==> flow/design.v <==
`timescale 1ns / 1ps
module top(
            input clk,input [15:0]x,y,
            output [31:0] Q_p
            );
 wire  [15:0]Q_x,Q_y;
 wire [31:0] p;
  RisingEdge_DFlipFlop_16 d_ff_x(x,clk,Q_x); 
  RisingEdge_DFlipFlop_16 d_ff_y(y,clk,Q_y);
  RisingEdge_DFlipFlop_32 d_ff_p(p,clk,Q_p);
 ROBA S_roba( Q_x,Q_y,p);
endmodule
module RisingEdge_DFlipFlop_16(D,clk,Q);
input [15:0]D;  
input clk;  
output reg [15:0]Q;  
initial Q = 0;
always @(posedge clk) 
begin
 Q <= D; 
end 
endmodule 
module RisingEdge_DFlipFlop_32(D,clk,Q);
input [31:0]D;  
input clk;  
output reg [31:0]Q;  
initial Q = 0;
always @(posedge clk) 
begin
 Q <= D; 
end 
endmodule
module ROBA(
    input [15:0] x,
    input [15:0] y,
    output [31:0] p
    );
wire [15:0] x_abs;
wire [15:0] y_abs;
wire x_sign;
wire y_sign;
assign x_sign = x[15];
assign y_sign = y[15];
sec_complement_w16 abs_X
        (
         .data_in(x),
         .sign(x[15]),
         .data_out(x_abs)
         );
sec_complement_w16 abs_Y
        (
         .data_in(y),
         .sign(y[15]),
         .data_out(y_abs)
         ); 
wire [15:0] x_round;
rounding_mod RoundX(x_abs,x_round);
wire [15:0] y_round;
rounding_mod RoundY(y_abs,y_round);
wire [3:0] x_enc;
PriorityEncoder_16 EncX(x_round,x_enc);
wire [3:0] y_enc;
PriorityEncoder_16 EncY(y_round,y_enc);
wire [31:0] xr_Y;
Barrel32L XRtimesY( y_abs, x_enc, xr_Y);
wire [31:0] yr_X;
Barrel32L YRtimesX( x_abs, y_enc, yr_X);
wire [31:0] yr_yx;
Barrel32L YRtimesXR( x_round, y_enc, yr_yx);
wire [31:0] P;
wire carry_out;
cpu_wb_cla_adder CLA(xr_Y, yr_X, 1'b0, P, carry_out);
wire [31:0] prod_abs;
wire [31:0] Z;
assign Z = yr_yx;
wire [31:0] tmp;
wire [31:0] tmp1;
wire [31:0] tmp2;
assign tmp = (P ^ Z);
assign tmp1 = (Z << 1);
assign tmp2 = (P & Z) << 1;
assign prod_abs = tmp & ((tmp1 ^ tmp) | tmp2);
wire prod_sign;
assign prod_sign = x_sign ^ y_sign;
assign p =  (prod_sign ==1) ?  (~prod_abs) : prod_abs ;
endmodule
module rounding_mod(
    input [15:0] data_in,
    output [15:0] data_out
);
    wire [15:0] tmp;
    genvar i;
    generate
    for (i=3; i<14; i=i+1) 
      begin
        assign tmp[i] = &(~data_in[15:i+1]);
        assign data_out[i] = ((~(data_in[i]) & data_in[i-1] & data_in[i-2]) | (data_in[i] & ~data_in[i-1])) & tmp[i];
      end
    endgenerate
    assign data_out[15] = (~data_in[15] & data_in[14] & data_in[13]) | (data_in[15] & ~data_in[14]);
    assign data_out[14] = ((~data_in[14] & data_in[13] & data_in[12]) | (data_in[14] & ~data_in[13])) & ~data_in[15];
    assign data_out[2] = data_in[2] & ~data_in[1] & (&(~data_in[15:3]));
    assign data_out[1] = data_in[1] & (&(~data_in[15:2]));
    assign data_out[0] = data_in[0] & (&(~data_in[15:1]));
endmodule
module PriorityEncoder_16(
    input [15:0] data_i,
    output reg [3:0] code_o
    );
	always @*
		case (data_i)
	 16'b0000000000000001 : code_o = 4'b0000;
         16'b0000000000000010 : code_o = 4'b0001;
         16'b0000000000000100 : code_o = 4'b0010;
         16'b0000000000001000 : code_o = 4'b0011;
         16'b0000000000010000 : code_o = 4'b0100;
         16'b0000000000100000 : code_o = 4'b0101;
         16'b0000000001000000 : code_o = 4'b0110;
         16'b0000000010000000 : code_o = 4'b0111;
         16'b0000000100000000 : code_o = 4'b1000;
         16'b0000001000000000 : code_o = 4'b1001;
         16'b0000010000000000 : code_o = 4'b1010;
         16'b0000100000000000 : code_o = 4'b1011;
         16'b0001000000000000 : code_o = 4'b1100;
         16'b0010000000000000 : code_o = 4'b1101;
         16'b0100000000000000 : code_o = 4'b1110;
         16'b1000000000000000 : code_o = 4'b1111;
	 default     : code_o = 4'b0000;
	        endcase
endmodule
module Barrel32L(
    input [15:0] data_i,
    input [3:0] shift_i,
    output reg [31:0] data_o
    );
   always @*
      case (shift_i)
         4'b0000: data_o = data_i;
         4'b0001: data_o = data_i << 1;
         4'b0010: data_o = data_i << 2;
         4'b0011: data_o = data_i << 3;
         4'b0100: data_o = data_i << 4;
         4'b0101: data_o = data_i << 5;
         4'b0110: data_o = data_i << 6;
         4'b0111: data_o = data_i << 7;
         4'b1000: data_o = data_i << 8;
         4'b1001: data_o = data_i << 9;
         4'b1010: data_o = data_i << 10;
         4'b1011: data_o = data_i << 11;
         4'b1100: data_o = data_i << 12;
         4'b1101: data_o = data_i << 13;
         4'b1110: data_o = data_i << 14;
         default: data_o = data_i << 15;
      endcase
endmodule
module sec_complement_w16 (          
    input [15:0] data_in,
    input sign,
    output [15:0] data_out
);
    wire [15:0] inverted_data;
    wire [15:0] sum;
    wire carry_out;
    assign inverted_data = sign ? ~data_in : data_in;
    assign {carry_out, sum} = inverted_data + sign;
    assign data_out = sum;
endmodule
module cpu_wb_cla_adder (in1, in2, carry_in, sum, carry_out);  
parameter DATA_WID = 32;
input [DATA_WID - 1:0] in1;
input [DATA_WID - 1:0] in2;
input carry_in;
output [DATA_WID - 1:0] sum;
output carry_out;
wire [DATA_WID - 1:0] gen;
wire [DATA_WID - 1:0] pro;
wire [DATA_WID:0] carry_tmp;
genvar j, i;
generate
 assign carry_tmp[0] = carry_in;
 for(j = 0; j < DATA_WID; j = j + 1) begin: carry_generator
 assign gen[j] = in1[j] & in2[j];
 assign pro[j] = in1[j] | in2[j];
 assign carry_tmp[j+1] = gen[j] | pro[j] & carry_tmp[j];
 end
 assign carry_out = carry_tmp[DATA_WID];
 for(i = 0; i < DATA_WID; i = i+1) begin: sum_without_carry
 assign sum[i] = in1[i] ^ in2[i] ^ carry_tmp[i];
 end 
endgenerate 
endmodule
==> Step by step through the tools: top <==
Tool output for the design above, in the order of the flow.
Lines are those of the file above, counted from 1.
Cell names lack the library's common part.
{ "setup": {"top": "top", "clk_port": "clk", "library": "sky130hd", "pvt_corner": "tt_025C_1v80"} }

==> Word level <==
Counts by Yosys on the flattened word-level netlist (proc, flatten, opt, wreduce; memories kept). Register bits leave out memories and registers merged into their read ports (data or address); mux counts leave out enables and synchronous resets folded into registers. Print and check cells are left out. Cells with the same type and inputs are merged into one.
{ "word_totals": {"wordCells": 488, "inputBits": 33, "out_inout_bits": 32, "register_bits": 64} }
{ "classes": {"n_eq": 58, "logic": 387, "addsub": 2, "n_mux": 8, "n_reduce_logical": 30} }
{ "op_table": {"columns": ["operator", "count"], "rows": [
  ["case mux 31 bit (select 15 bit)", 3],
  ["AND 1 bit", 171],
  ["case mux 4 bit (select 15 bit)", 2],
  ["OR 1 bit", 86],
  ["XOR 1 bit", 63],
  ["equality test 4 bit with constant B", 14],
  ["adder 16 x 1 -> 16 bit", 2],
  ["equality test 16 x 10 -> 1 bit with constant B", 2],
  ["equality test 16 x 11 -> 1 bit with constant B", 2],
  ["equality test 16 x 12 -> 1 bit with constant B", 2],
  ["equality test 16 x 13 -> 1 bit with constant B", 2],
  ["equality test 16 x 14 -> 1 bit with constant B", 2],
  ["equality test 16 x 15 -> 1 bit with constant B", 2],
  ["equality test 16 bit with constant B", 2],
  ["equality test 16 x 2 -> 1 bit with constant B", 2],
  ["equality test 16 x 3 -> 1 bit with constant B", 2],
  ["equality test 16 x 4 -> 1 bit with constant B", 2],
  ["equality test 16 x 5 -> 1 bit with constant B", 2],
  ["equality test 16 x 6 -> 1 bit with constant B", 2],
  ["equality test 16 x 7 -> 1 bit with constant B", 2],
  ["equality test 16 x 8 -> 1 bit with constant B", 2],
  ["equality test 16 x 9 -> 1 bit with constant B", 2],
  ["NOT 16 bit", 2],
  ["XOR 32 x 31 -> 32 bit", 1],
  ["AND 32 bit", 1],
  ["OR 32 bit", 1],
  ["XOR 32 bit", 1],
  ["NOT 32 bit", 1]
]} }
Not listed: further kinds 37, cells in them 107.

==> Logic depth <==
Longest topological path by Yosys (ltp), each cell counted once; first at word level (registers and memories cut), then after technology mapping (sequential cells cut; the memories' decode and read muxes count).
{ "logic_depth": {"depth_word": 80, "abc_area": 0, "depth_mapped": 60} }

==> Mapped cells and area <==
The flow's flattened synthesis, as Yosys stat reports it; memories are mapped. The netlist is that of the ABC_AREA named above (0 if unset); the other value can give another one.
{ "synth_totals": {"synth_area_um2": 11708.7, "seqArea_um2": 1281.2, "mapped_cells": 1513, "ffs": 64} }
{ "types": {"columns": ["cell_type", "count"], "rows": [
  ["dfxtp_1", 64],
  ["a222oi_1", 95],
  ["a22oi_1", 91],
  ["fa_1", 30],
  ["ha_1", 36],
  ["nand2_1", 97],
  ["clkbuf_1", 94],
  ["nand3_1", 70],
  ["a221oi_1", 37],
  ["buf_2", 62],
  ["a21oi_1", 59],
  ["xnor2_1", 28],
  ["o22ai_1", 38],
  ["o221ai_1", 27],
  ["o21ai_0", 46],
  ["a32oi_1", 26],
  ["nor2_1", 60],
  ["xor2_1", 20]
]} }
Other cell types: 82; their cells: 533.
The figures by module come from a second, unflattened synthesis with its own total; it is not the netlist above.
{ "hier_totals": {"cells_unflattened": 1693, "hier_area_um2": 12916.1} }
Rows give one instance, submodules left out.
{ "by_module": {"columns": ["mod", "mod_area_um2", "instances", "mod_seq_area_um2", "n_cells"], "rows": [
  ["Barrel32L", 2312.2, 3, 0.0, 346],
  ["sec_complement_w16", 757.0, 2, 0.0, 103],
  ["ROBA", 1002.2, 1, 0.0, 131],
  ["rounding_mod", 389.1, 2, 0.0, 51],
  ["PriorityEncoder_16", 362.8, 2, 0.0, 55],
  ["cpu_wb_cla_adder", 678.2, 1, 0.0, 42],
  ["RisingEdge_DFlipFlop_16", 320.3, 2, 320.3, 16],
  ["RisingEdge_DFlipFlop_32", 640.6, 1, 640.6, 32],
  ["top", 0.0, 1, 0.0, 0]
]} }

==> Worst setup path after synthesis <==
Source: OpenSTA report_checks on the synthesized netlist (no wires, ideal clock, input and output delay 20% of the period each), path of least setup slack; recovery checks are left aside. Register names are those of the netlist, which keeps one name where synthesis merged equal registers.
{ "synth_timing": {"kind": "register to register", "from": "reg d_ff_x.Q[15]", "to": "reg d_ff_p.Q[31]", "setup_time_ns": 0.138, "clock_period_ns": 16.2, "path_stages": 58, "arrival_time_ns": 15.272, "delay_ns": 15.410, "slack_ns": 0.791, "t_required_ns": 16.062, "period_less_setup_slack_ns": 15.409} }
"delay_ns" = arrival - input delay + setup time.
"path_stages": output pins that drive a net of the path, with the launching flip-flop's if there is one; two outputs of one cell count as two.
"period_less_setup_slack_ns" = period - worst setup slack (recovery checks aside). The figure is calculated, with input and output delays left at 20% of the set period.
Between the ends stands the longest chain of elaborated cells between them, by number of cells; it is not shown to be the way that was timed. Of several equally long chains one is given.
Each line given opens the expression or statement behind the cell; cells for indexed reads and writes are added by Yosys, which also makes memories of some case tables.
{ "synth_between": {"path_cell_list": "dfxtp_1 -> buf_2 -> buf_4 -> buf_4 -> buf_4 -> xor2_1 -> ha_1 -> buf_2 -> or4b_4 -> and3_1 -> a311oi_4 -> a211oi_1 -> o2111ai_1 -> nor3_1 -> or4_1 -> nor3_2 -> buf_2 -> and2_1 -> [... 22 more ...] -> fa_1 -> fa_1 -> fa_1 -> fa_1 -> fa_1 -> fa_1 -> fa_1 -> inv_1 -> fa_1 -> inv_1 -> fa_1 -> inv_1 -> fa_1 -> inv_1 -> fa_1 -> ha_1 -> o31ai_1 -> xnor2_1", "elab_chain_cells": 79} }
{ "synth_lines": {"columns": ["element", "line_no", "source"], "rows": [
  ["start, declared", 16, "output reg [15:0]Q;"],
  ["start, assigned", 20, "Q <= D;"],
  ["two-way mux 16 bit", 164, "assign inverted_data = sign ? ~data_in : data_in;"],
  ["adder 16 x 1 -> 16 bit", 165, "assign {carry_out, sum} = inverted_data + sign;"],
  ["NOT 1 bit", 97, "assign data_out[i] = ((~(data_in[i]) & data_in[i-1] & data_in[i-2]) | (data_in[i] & ~data_in[i-1])) & tmp[i];"],
  ["AND 1 bit x2", 97, null],
  ["OR 1 bit", 97, null],
  ["AND 1 bit", 97, null],
  ["equality test 16 bit", 111, "case (data_i)"],
  ["[... 64 more ...]", null, null],
  ["XOR 1 bit", 188, "assign sum[i] = in1[i] ^ in2[i] ^ carry_tmp[i];"],
  ["XOR 32 x 31 -> 32 bit", 79, "assign tmp = (P ^ Z);"],
  ["XOR 32 bit", 82, "assign prod_abs = tmp & ((tmp1 ^ tmp) | tmp2);"],
  ["OR 32 bit", 82, null],
  ["AND 32 bit", 82, null],
  ["NOT 32 bit", 85, "assign p =  (prod_sign ==1) ?  (~prod_abs) : prod_abs ;"],
  ["two-way mux 32 bit", 85, null],
  ["end, assigned", 30, "Q <= D;"],
  ["end, declared", 26, "output reg [31:0]Q;"]
]} }

==> Path in the finished layout <==
Path of least setup slack in the final report of flow run A (OpenROAD, finished layout, wires in). Where an end is a register, its clock arrival counts in the times.
{ "layout_timing": {"kind": "register to register", "from": "reg d_ff_x.Q[15]", "to": "reg d_ff_p.Q[31]", "setup_time_ns": 0.13, "t_required_ns": 33.75, "arrival_time_ns": 16.87, "slack_ns": 16.88, "clock_period_ns": 33.5, "path_stages": 56} }
Between the ends stands the longest chain of elaborated cells between them, by number of cells; it is not shown to be the way that was timed. Of several equally long chains one is given.
{ "layout_between": {"path_cell_list": "dfxtp_2 -> buf_4 -> ha_1 -> ha_1 -> or4b_4 -> and3_1 -> a311oi_4 -> nor4_1 -> o2111ai_1 -> nor3_2 -> buf_4 -> nor4_1 -> nand3_1 -> nor3_2 -> buf_4 -> and2_1 -> ha_1 -> inv_1 -> [... 20 more ...] -> fa_1 -> fa_1 -> fa_1 -> fa_1 -> fa_1 -> fa_1 -> fa_1 -> inv_1 -> fa_1 -> inv_1 -> fa_1 -> inv_1 -> fa_1 -> inv_1 -> fa_1 -> ha_1 -> o31ai_1 -> xnor2_1", "elab_chain_cells": 79} }
{ "layout_lines": {"columns": ["element", "line_no", "source"], "rows": [
  ["start, declared", 16, "output reg [15:0]Q;"],
  ["start, assigned", 20, "Q <= D;"],
  ["two-way mux 16 bit", 164, "assign inverted_data = sign ? ~data_in : data_in;"],
  ["adder 16 x 1 -> 16 bit", 165, "assign {carry_out, sum} = inverted_data + sign;"],
  ["NOT 1 bit", 97, "assign data_out[i] = ((~(data_in[i]) & data_in[i-1] & data_in[i-2]) | (data_in[i] & ~data_in[i-1])) & tmp[i];"],
  ["AND 1 bit x2", 97, null],
  ["OR 1 bit", 97, null],
  ["AND 1 bit", 97, null],
  ["equality test 16 bit", 111, "case (data_i)"],
  ["[... 64 more ...]", null, null],
  ["XOR 1 bit", 188, "assign sum[i] = in1[i] ^ in2[i] ^ carry_tmp[i];"],
  ["XOR 32 x 31 -> 32 bit", 79, "assign tmp = (P ^ Z);"],
  ["XOR 32 bit", 82, "assign prod_abs = tmp & ((tmp1 ^ tmp) | tmp2);"],
  ["OR 32 bit", 82, null],
  ["AND 32 bit", 82, null],
  ["NOT 32 bit", 85, "assign p =  (prod_sign ==1) ?  (~prod_abs) : prod_abs ;"],
  ["two-way mux 32 bit", 85, null],
  ["end, assigned", 30, "Q <= D;"],
  ["end, declared", 26, "output reg [31:0]Q;"]
]} }

--- measured runs ---
top through Yosys and OpenROAD on sky130hd: 2 stored runs, unordered, with their settings and measured results. The constraints put input and output delay at 20% of the set period each and load the outputs with 0.01 pF.
By "achieved clock period (ns)" is meant the clock period of the run minus its worst setup slack. This is arithmetic on one report: input and output delays are still those of the set period (20% each).
By "worst setup path time (ns)" is meant the share of the clock period that the worst setup path is allowed (20% is reserved at inputs, 20% at outputs), minus its slack. Clock arrival times at its registers enter into it.
"finish__power__total" rests on the timing tool's default activity at the inputs, not on a simulated workload.

settings of flow run A
{
  "period_ns": 33.5,
  "CORE_UTILIZATION": 22,
  "SETUP_SLACK_MARGIN": -1.09,
  "PLACE_DENSITY_LB_ADDON": 0.06,
  "CORE_MARGIN": 6,
  "CELL_PAD_IN_SITES_GLOBAL_PLACEMENT": 2,
  "CELL_PAD_IN_SITES_DETAIL_PLACEMENT": 1,
  "TNS_END_PERCENT": 20,
  "GPL_ROUTABILITY_DRIVEN": 1,
  "SLEW_MARGIN": 5,
  "CAP_MARGIN": 20
}
report of flow run A
yosys chip area after synthesis (um^2): 11708.7
finish__design__die__area: 58900.9
finish__design__instance__area__stdcell: 13406.6
finish__design__instance__utilization: 0.2551
finish__timing__setup__ws: 16.883
finish__timing__setup__tns: 0.000
finish__timing__hold__ws: 1.136
finish__power__total: 5.177e-04
achieved clock period (ns): 16.617
worst setup path time (ns): 16.62
worst setup path kind: register to register

settings of flow run B
{
  "period_ns": 23.2,
  "CAP_MARGIN": 20,
  "CORE_MARGIN": 2,
  "CORE_UTILIZATION": 40,
  "SLEW_MARGIN": 20
}
report of flow run B
yosys chip area after synthesis (um^2): 11708.7
finish__design__die__area: 30656.5
finish__design__instance__area__stdcell: 12909.9
finish__design__instance__utilization: 0.4486
finish__timing__setup__ws: 5.947
finish__timing__setup__tns: 0.000
finish__timing__hold__ws: 1.113
finish__power__total: 7.244e-04
achieved clock period (ns): 17.253
worst setup path time (ns): 17.25
worst setup path kind: register to register
--- end ---
